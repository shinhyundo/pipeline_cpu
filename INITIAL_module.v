==> flow/design.v <==
module INITIAL_MODULE
(
    input       clk             ,
    input       rst_i           ,
    output  [39:0]  btb_init    ,
    output  [7:0]   btb_addr    ,
    output  [1:0]   bht_init    ,
    output  [7:0]   bht_addr    ,
    output  [31:0]  reg_init    ,    
    output  [4:0]   reg_addr
);
    reg [31:0] 	register_file [0:31];
    reg [31:0]  btb [0:255];
    reg [1:0]   bht [0:255];
    reg [7:0] btb_addr_r;
    always @ (posedge clk)
    begin
        if (rst_i)
        begin
            btb_addr_r <= 8'b0;
        end
        else if (btb_addr_r <= 8'd255)
        begin
            btb[btb_addr_r] <= 40'b0;
            btb_addr_r <= btb_addr_r + 1;
        end
        else 
        begin
            btb_addr_r <= 8'b0;
        end
    end
    assign btb_init = btb[btb_addr_r];
    assign btb_addr = btb_addr_r;
    reg [7:0] bht_addr_r;
    always @ (posedge clk)
    begin
        if (rst_i)
        begin
            bht_addr_r <= 8'b0;
        end
        else if (bht_addr_r <= 8'd255)
        begin
            bht[bht_addr_r] <= 2'b0;
            bht_addr_r <= bht_addr_r + 1;
        end
        else 
        begin
            bht_addr_r <= 8'b0;
        end
    end
    assign bht_init = bht[bht_addr_r];
    assign bht_addr = bht_addr_r;
    reg [4:0] reg_addr_r;
    always @ (posedge clk)
    begin
        if (rst_i)
        begin
            reg_addr_r <= 5'b0;
        end
        else if (reg_addr_r <= 8'd255)
        begin
            register_file[reg_addr_r] <= reg_addr_r;
            reg_addr_r <= reg_addr_r + 1;
        end
        else
        begin
            reg_addr_r <= 5'b0;
        end
    end
    assign reg_init = register_file[reg_addr_r];
    assign reg_addr = reg_addr_r;
endmodule
== From RTL to reports: INITIAL_MODULE ==
What the tools print for INITIAL_MODULE, step after step.
Line numbers count from 1 in the design file above.
Operators: Yosys type, input widths -> output width; for muxes data width and select width s.
Cell names lack the library's common part.
The mark -- stands for no value.
Inputs
  top: INITIAL_MODULE
  clock input: clk
  cell library: sky130hd
  corner: tt_025C_1v80

== Word-level counts ==
Counts by Yosys on the flattened word-level netlist (proc, flatten, opt, wreduce; memories kept). Print and check cells are left out. Cells with the same type and inputs are merged into one.
Yosys's memory passes give these memory sizes; they may raise the number of words (mostly to a power of two), join words into wider ones and drop unused or constant bits.
Bit counts
  register bits after elaboration: 21
  bits in latches: 0
  RAM bits: 1024
  memory bits (read-only): 0
  clocked read ports x word width: 32
  memories: 1
  input port bits: 2
  output and inout bits: 95
  elaborated cells: 23
Memories
  register_file: depth 32, bits a word 32, rd ports 1, write ports 1, RTL line 12  | reg [31:0] register_file [0:31];
Cells by class
  add/subtract/negate cells: 3
  multipliers: 0
  divide/modulo/power cells: 0
  order comparisons: 3
  equality and inequality tests: 0
  shift operators: 0
  mux-type cells: 7
  bitwise gates (word level): 3
  reductions and logical operators: 3
Operator list (number)
  $mux 32: 2
  $add 8x1->8 const B: 2
  $le 8x8->1 const B: 2
  $mux 5: 3
  $le 5x8->1 const B: 1
  $reduce_or 2->1: 3
  $add 5x1->5 const B: 1
  $not 1->1: 3
  $mux 1: 2

== Logic depth ==
Depth = most cells in a row (Yosys ltp): at word level without a register or memory, in the mapped netlist without a sequential cell, where the memories' decode and read muxes count.
Logic depth
  depth after elaboration: 4
  ABC_AREA: 0
  gate-level depth with buffers: 7
  depth with buffers taken out: 4

== Netlist ==
Yosys stat after the flow's synthesis: flattened, memories mapped to cells. It holds for the ABC_AREA given above (unset counts as 0); a run with the other value may have another netlist.
Cells by type
  edfxtp_1: number 160, area in all 4.8E+03 um^2
  mux2i_1: number 80, area in all 800.768 um^2
  buf_4: number 71, area in all 533.011 um^2
  dfxtp_1: number 21, area in all 420.403 um^2
  o22ai_1: number 40, area in all 250.24 um^2
  nor2_1: number 51, area in all 191.434 um^2
  xor2_1: number 10, area in all 87.584 um^2
  ha_1: number 6, area in all 75.072 um^2
  nor4_1: number 10, area in all 62.56 um^2
  buf_2: number 12, area in all 60.058 um^2
  nand3_1: number 11, area in all 55.053 um^2
  nand4bb_1: number 4, area in all 45.043 um^2
  xnor2_1: number 5, area in all 43.792 um^2
  nand4b_1: number 4, area in all 35.034 um^2
  or4b_1: number 3, area in all 30.029 um^2
  and3_1: number 4, area in all 25.024 um^2
  nand2b_1: number 4, area in all 25.024 um^2
  buf_6: number 2, area in all 22.522 um^2
Not listed: further types 13, cells in them 29.
Mapped netlist
  mapped cells: 527
  cell area after synthesis: 7738.7 um^2
  area of sequential cells: 5225.0 um^2
  flip-flop cells: 181

== Path before layout ==
OpenSTA on the mapped netlist: ideal clock, no wires. The path of least setup slack (recovery checks aside). Input and output delay are each 20% of the period. Register names are those of the netlist, which keeps one name where synthesis merged equal registers.
Timing post-synthesis
  path kind: register to output
  start: register (name not given)
  end: output port reg_init[0]
  clock period: 3.72 ns
  time at the first pin: 0.000 ns
  data arrival time: 2.020 ns
  data required time: 2.976 ns
  path slack: 0.956 ns
  delay of the path: 2.020 ns
  driving pins on the path: 7
  synthesis period reached: 2.764 ns
"delay of the path" is the arrival time less input delay plus setup time.
At an output port there is no setup time.
"driving pins on the path": output pins that drive a net of the path, with the launching flip-flop's if there is one; two outputs of one cell count as two.
"synthesis period reached" is the clock period less the worst setup slack; recovery checks do not enter. This is arithmetic on one report: input and output delays are still those of the set period (20% each).
On the way, post-synthesis
  cells stage by stage: dfxtp_1 buf_2 buf_2 mux2i_1 o22ai_1 nor4_1 nand2_1
Ends and longest elaborated chain, post-synthesis
  end: declaration: RTL line 9  | output  [31:0]  reg_init    ,
Chain of elaborated cells between the ends: none given.

== Timing after layout ==
Path of least setup slack in the final report of flow run 1 (OpenROAD, finished layout, wires in). Where an end is a register, its clock arrival counts in the times.
Timing after layout
  path kind: register to output
  start: register (name not given)
  end: output port reg_init[4]
  clock period: 1.76 ns
  time at the first pin: 0.42 ns
  data arrival time: 2.24 ns
  data required time: 1.41 ns
  path slack: -0.83 ns
  driving pins on the path: 9
On the way, after layout
  cells stage by stage: dfxtp_4 buf_4 clkbuf_16 mux2i_4 o22ai_1 nor4_2 buf_4 nand2_1 buf_2
Ends and longest elaborated chain, after layout
  end: declaration: RTL line 9  | output  [31:0]  reg_init    ,
Chain of elaborated cells between the ends: none given.

Data sheet: physical implementation of INITIAL_MODULE

Record of 2 stored runs of the RTL-to-layout flow on INITIAL_MODULE, platform sky130hd. The runs are unordered. Constraints: input delay and output delay 20% of the set period each, output load 0.01 pF.
"achieved clock period (ns)" = clock period - worst setup slack. The figure is calculated, with input and output delays left at 20% of the set period.
"worst setup path time (ns)" = time allowed to the worst setup path (clock period - input delay - output delay, where it has them) - its slack; a late launch clock adds to it, a late capture clock takes from it.
"finish__power__total" rests on the timing tool's default activity at the inputs, not on a simulated workload.

Flow files of flow run 1
==> flow/run.sh <==
#!/bin/bash
# the make line also repeats the synthesis and layout settings of config.mk as NAME=value (left out here)
make -C /OpenROAD-flow-scripts/flow DESIGN_CONFIG=/design/flow/config.mk WORK_HOME=/design/flow/orfs CLKGATE_MAP_FILE= finish
==> flow/config.mk <==
export PLATFORM = sky130hd
export DESIGN_NAME = INITIAL_MODULE
export DESIGN_NICKNAME = INITIAL_MODULE
export VERILOG_FILES = /design/flow/design.v
export SDC_FILE = /design/flow/constraint.sdc
export NUM_CORES = 4
export LEC_CHECK = 0
export CAP_MARGIN = 20
export CELL_PAD_IN_SITES_GLOBAL_PLACEMENT = 3
export CORE_MARGIN = 2
export CORE_UTILIZATION = 47
export GPL_TIMING_DRIVEN = 1
export MIN_ROUTING_LAYER = met2
export PLACE_DENSITY = 0.83
export SETUP_SLACK_MARGIN = 0.18
export SLEW_MARGIN = 35
export TNS_END_PERCENT = 40
==> flow/constraint.sdc <==
create_clock -name core_clock -period 1.76 [get_ports {clk}]
set_input_delay 0.3520 -clock core_clock [delete_from_list [all_inputs] [get_ports {clk}]]
set_output_delay 0.3520 -clock core_clock [all_outputs]
set_load 0.01 [all_outputs]

report of flow run 1
yosys chip area after synthesis (um^2): 7738.7
finish__design__die__area: 17507.3
finish__design__instance__area__stdcell: 10839.1
finish__design__instance__utilization: 0.6774
finish__timing__setup__ws: -0.835
finish__timing__setup__tns: -28.029
finish__power__total: 9.886e-03
achieved clock period (ns): 2.595
worst setup path time (ns): 2.24
worst setup path kind: register to output

Flow files of flow run 2
==> flow/run.sh <==
#!/bin/bash
# the make line also repeats the synthesis and layout settings of config.mk as NAME=value (left out here)
make -C /OpenROAD-flow-scripts/flow DESIGN_CONFIG=/design/flow/config.mk WORK_HOME=/design/flow/orfs CLKGATE_MAP_FILE= finish
==> flow/config.mk <==
export PLATFORM = sky130hd
export DESIGN_NAME = INITIAL_MODULE
export DESIGN_NICKNAME = INITIAL_MODULE
export VERILOG_FILES = /design/flow/design.v
export SDC_FILE = /design/flow/constraint.sdc
export NUM_CORES = 4
export LEC_CHECK = 0
export CAP_MARGIN = 20
export CORE_ASPECT_RATIO = 1.75
export CORE_MARGIN = 2
export CORE_UTILIZATION = 59
export CTS_CLUSTER_DIAMETER = 278
export GPL_ROUTABILITY_DRIVEN = 0
export GPL_TIMING_DRIVEN = 1
export MAX_ROUTING_LAYER = met4
export SLEW_MARGIN = 20
export TNS_END_PERCENT = 80
==> flow/constraint.sdc <==
create_clock -name core_clock -period 4.48 [get_ports {clk}]
set_input_delay 0.8960 -clock core_clock [delete_from_list [all_inputs] [get_ports {clk}]]
set_output_delay 0.8960 -clock core_clock [all_outputs]
set_load 0.01 [all_outputs]

report of flow run 2
yosys chip area after synthesis (um^2): 7738.7
finish__design__die__area: 14084.9
finish__design__instance__area__stdcell: 8508.2
finish__design__instance__utilization: 0.6612
finish__timing__setup__ws: 0.470
finish__timing__setup__tns: 0.000
finish__power__total: 3.509e-03
achieved clock period (ns): 4.010
worst setup path time (ns): 3.11
worst setup path kind: register to output
